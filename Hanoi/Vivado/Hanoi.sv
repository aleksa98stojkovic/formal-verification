==> flow/design.v <==
`timescale 1ns / 1ps
module Hanoi
    #(
        parameter S = 3
    )
    (
        input clk,
        input rst,
        input [1 : 0] fr,
        input [1 : 0] to,
        output logic [(S + 1) * $clog2(S + 1) - 1 : 0] fr_o,
        output logic [(S + 1) * $clog2(S + 1) - 1 : 0] to_o
    );
logic [(S + 1) * $clog2(S + 1) - 1 : 0] RF [3];
logic [1 : 0] r_address_a, r_address_b;
logic [1 : 0] w_address_a, w_address_b;
logic [(S + 1) * $clog2(S + 1) - 1 : 0] rdata_a, rdata_b, wdata_a, wdata_b;
logic write_en;
logic [$clog2(S + 1) - 1 : 0] sp_fr, sp_to, data_fr, data_to;
logic [1 : 0] write_en_reg, write_en_next;
assign r_address_a = fr;
assign r_address_b = to;
assign w_address_a = fr;    
assign w_address_b = to;    
assign write_en = write_en_reg;  
assign sp_fr = rdata_a[(S + 1) * $clog2(S + 1) - 1 -: $clog2(S + 1)];
assign sp_to = rdata_b[(S + 1) * $clog2(S + 1) - 1 -: $clog2(S + 1)];
assign fr_o = rdata_a;
assign to_o = rdata_b;
assign write_en_next = 1;
always_ff@(posedge clk) begin
    if(rst) begin
        RF[0] <= 0;
        for(int i = 0; i < S; i++) begin
            RF[0][(i + 1) * $clog2(S + 1) - 1 -: $clog2(S + 1)] <= S - i;
        end
        RF[0][(S + 1) * $clog2(S + 1) - 1 -: $clog2(S + 1)] <= S;
        RF[1] <= 0;
        RF[2] <= 0;
    end
    else begin
        if(write_en) begin
            RF[w_address_a] <= wdata_a;
            RF[w_address_b] <= wdata_b;
        end
    end    
end
assign rdata_a = RF[r_address_a];
assign rdata_b = RF[r_address_b]; 
always_comb begin
    logic [S * $clog2(S + 1) - 1 : 0] only_data_a, only_data_b;
    logic [(S + 1) * $clog2(S + 1) - 1 : 0] RF_next_fr, RF_next_to;
    only_data_a = rdata_a[S * $clog2(S + 1) - 1 : 0];
    only_data_b = rdata_b[S * $clog2(S + 1) - 1 : 0];
    data_fr = 0;
    data_to = 0;
    RF_next_fr = rdata_a;
    RF_next_to = rdata_b;
    RF_next_fr[(S + 1) * $clog2(S + 1) - 1 -: $clog2(S + 1)] = sp_fr - 1;
    RF_next_to[(S + 1) * $clog2(S + 1) - 1 -: $clog2(S + 1)] = sp_to + 1;
    for(int i = 0; i < S; i++) begin
        if(i == (sp_fr - 1)) begin
            data_fr = only_data_a[(i + 1) * $clog2(S + 1) - 1 -: $clog2(S + 1)];
            RF_next_fr[(i + 1) * $clog2(S + 1) - 1 -: $clog2(S + 1)] = 0;
        end
        if(i == (sp_to - 1)) begin
            data_to = only_data_b[(i + 1) * $clog2(S + 1) - 1 -: $clog2(S + 1)];  
        end
    end
    for(int i = 0; i < S; i++) begin
        if(i == sp_to) RF_next_to[(i + 1) * $clog2(S + 1) - 1 -: $clog2(S + 1)] = data_fr;
    end
   wdata_a = RF_next_fr;
   wdata_b = RF_next_to;
end
always_ff@(posedge clk) begin
    if(rst) begin
        write_en_reg <= 0;
    end
    else begin
        write_en_reg <= write_en_next;
    end
end
endmodule
# ---- Tool chain data of Hanoi
# The steps from the RTL of Hanoi to its reports follow in flow order.
# Lines are those of the file above, counted from 1.
# Operators carry their Yosys type and port widths (W data, S select, Z words).
# Cell names lack the library's common part.
# Not given: n/a
dict set report setup {
  design {Hanoi}
  clock {clk}
  lib {sky130hd}
  pvt_corner {tt_025C_1v80}
}

# ---- Word level
# Source: Yosys, flattened and elaborated, memories not mapped. Widths are those after wreduce; folded enables and synchronous resets count as part of the registers. Registers that Yosys merges into a memory's read port (data or address) are not register bits. Print and check cells do not count.
# Yosys's memory passes give these memory sizes; they may raise the number of words (mostly to a power of two), join words into wider ones and drop unused or constant bits.
dict set report op_classes {
  n_eq 4
  n_mux 29
  add_sub_neg 2
  n_logic 4
  n_reduce_logical 2
}
# op n
set op_table {}
lappend op_table {{$mux W8} 8}
lappend op_table {{$mux W2} 17}
lappend op_table {{$eq A1 B32 Y1 const A} 1}
lappend op_table {{$eq A2 B32 Y1 const A} 1}
lappend op_table {{$logic_not A32 Y1} 1}
lappend op_table {{$or A1 B1 Y1} 4}
lappend op_table {{$mux W1} 4}
lappend op_table {{$sub A2 B1 Y3 const B} 1}
lappend op_table {{$eq A1 B2 Y1 const A} 1}
lappend op_table {{$add A2 B1 Y2 const B} 1}
lappend op_table {{$eq A2 B2 Y1 const A} 1}
lappend op_table {{$logic_not A2 Y1} 1}
dict set report word_totals {
  reg_bits 1
  memories 1
  word_cells 43
  output_inout_bits 16
  ramBits 32
  input_bits 6
}
# name words word_bits line
set mem_list {}
lappend mem_list {RF 4 8 14} ;# logic [(S + 1) * $clog2(S + 1) - 1 : 0] RF [3];

# ---- Depth
# Yosys ltp: most cells in a row. Word level: on the elaborated netlist, between registers, memories and ports. Mapped: between sequential cells and ports; inverters and the memories' decode and read muxes count.
dict set report depth {
  word_depth 8
  ABC_AREA 0
  mapped_depth 10
  depth_no_buf 8
}

# ---- After synthesis
# Source: synth_stat.txt of the flow (Yosys; design flattened, memories mapped). It holds for the ABC_AREA given above (unset counts as 0); a run with the other value may have another netlist.
dict set report mapped {
  ff_cells 33
  sequential_area_um2 980.9
  cells 207
  mapped_area_um2 2329.7
  buf_cells 13
}
# type n type_area_um2
set types {}
lappend types {edfxtp_1 32 960.922}
lappend types {mux4_1 6 157.651}
lappend types {mux4_2 6 135.13}
lappend types {mux2i_1 12 120.115}
lappend types {ha_1 6 75.072}
lappend types {o22ai_1 12 75.072}
lappend types {nand2_1 18 67.565}
lappend types {nand2b_1 9 56.304}
lappend types {inv_1 12 45.043}
lappend types {o32ai_1 5 43.792}
lappend types {nor2_1 11 41.29}
lappend types {o21ai_0 8 40.038}
lappend types {a21oi_1 7 35.034}
lappend types {a211oi_1 4 30.029}
lappend types {a222oi_1 3 30.029}
lappend types {buf_2 6 30.029}
lappend types {nor3_1 6 30.029}
lappend types {o221ai_2 2 30.029}
# Not listed: further types 22, cells in them 42.

# ---- Timing after synthesis
# OpenSTA on the mapped netlist: ideal clock, no wires. The path of least setup slack (recovery checks aside). Input and output delay are each 20% of the period. Register names are those of the netlist, which keeps one name where synthesis merged equal registers.
dict set report synth_path {
  path_kind {input-to-reg}
  from {input port fr[0]}
  to {memory (name not given)}
  arrival_time_ps 2815
  setup_ps 276
  in_delay_ps 598
  required_time_ps 2714
  tclk_ps 2990
  path_slack_ps -101
  path_delay_ps 2493
  path_stages 10
  synth_period_reached_ps 3091
}
# "path_delay_ps" = arrival - input delay + setup time.
# "path_stages" counts driving pins, that of a launching flip-flop among them; a cell with two outputs on the path counts twice.
# "synth_period_reached_ps" = period - worst setup slack (recovery checks aside). The figure is calculated, with input and output delays left at 20% of the set period.
dict set report synth_via {
  cell_sequence {buf_6 -> buf_2 -> mux4_2 -> inv_1 -> ha_1 -> nand3b_1 -> a2bb2oi_1 -> o221ai_2 -> a222oi_1 -> mux2i_1}
}
# element line
set synth_rtl {}
lappend synth_rtl {{start: declaration} 9} ;# input [1 : 0] fr,
# Chain of elaborated cells between the ends: none given.
# Nets of the timed path that keep an RTL name, with a line that drives or declares them; the list need not be complete.
# net line
set synth_named_nets {}
lappend synth_named_nets {fr_o[6] 48} ;# assign rdata_a = RF[r_address_a];

# ---- Path in the finished layout
# From the final timing report of stored run 1: the path of least setup slack in the routed layout; clock arrival at registers is part of the times.
# The report prints the path's times to 10 ps; the period is as set.
dict set report layout_path {
  path_kind {input-to-output}
  from {input port fr[0]}
  to {output port fr_o[6]}
  tclk_ps 6330
  arrival_time_ps 3430
  in_delay_ps 1270
  required_time_ps 5060
  path_stages 4
  path_slack_ps 1640
}
# Between the ends stands the longest chain of elaborated cells between them, by number of cells; it is not shown to be the way that was timed. Of several equally long chains one is given.
# Each line given opens the expression or statement behind the cell; cells for indexed reads and writes are added by Yosys, which also makes memories of some case tables.
# The chain passes a memory read, where the word-level depth is cut; so it can be longer than that depth.
dict set report layout_via {
  cell_sequence {dlygate4sd2_1 -> buf_4 -> mux4_2 -> clkdlybuf4s50_1}
  elab_chain_len 1
  cone_cells 1
  classes_between {memory: 1}
}
# element line
set layout_rtl {}
lappend layout_rtl {{start: declaration} 9} ;# input [1 : 0] fr,
lappend layout_rtl {{$mem_v2 Z4 W8} 14} ;# logic [(S + 1) * $clog2(S + 1) - 1 : 0] RF [3];
lappend layout_rtl {{end: declaration} 11} ;# output logic [(S + 1) * $clog2(S + 1) - 1 : 0] fr_o,

; Flow measurements of Hanoi on sky130hd: 2 stored runs with different settings, listed in no order. Input and output delays are each 20% of the period that was set; the output load is 0.01 pF.
; "clock_period_reached_ps" = clock period - worst setup slack. The figure is calculated, with input and output delays left at 20% of the set period.
; "worstPathTime_ps": the worst setup path's part of the clock period (all of it between registers, 20% less for each end at a port) less its slack. A launch clock that arrives late makes it longer, a capture clock that arrives late makes it shorter.
; "fin_power_uw" is the tool's figure for a default switching activity; nothing was simulated.
; "worstPathTime_ps" is known to 10 ps.

[stored run 1: settings]
period_ns = 6.33
CORE_UTILIZATION = 56
SETUP_SLACK_MARGIN = 1.44
PLACE_DENSITY = 0.47
CELL_PAD_IN_SITES_GLOBAL_PLACEMENT = 1
CELL_PAD_IN_SITES_DETAIL_PLACEMENT = 1
ABC_AREA = 0
GPL_ROUTABILITY_DRIVEN = 0
CTS_CLUSTER_DIAMETER = 194
MIN_ROUTING_LAYER = met1
CAP_MARGIN = 20
CORE_MARGIN = 2
SLEW_MARGIN = 20
[stored run 1: results]
synthesis_area_um2 = 2329.7
dieArea_um2 = 4692.2
layout_stdcell_area_um2 = 2632.5
utilization_frac = 0.658
setup_worst_slack_ps = 1638
tns_setup_ps = 0
worst_hold_slack_ps = 811
fin_power_uw = 586.2
clock_period_reached_ps = 4692
worstPathTime_ps = 2160
worst_path_kind = input-to-output

[stored run 2: settings]
period_ns = 3.78
CORE_UTILIZATION = 66
CAP_MARGIN = 20
CORE_MARGIN = 2
SLEW_MARGIN = 20
[stored run 2: results]
synthesis_area_um2 = 2329.7
dieArea_um2 = 4020.8
layout_stdcell_area_um2 = 2703.8
utilization_frac = 0.804
setup_worst_slack_ps = 185
tns_setup_ps = 0
worst_hold_slack_ps = 955
fin_power_uw = 1005
clock_period_reached_ps = 3595
worstPathTime_ps = 2080
worst_path_kind = input-to-output
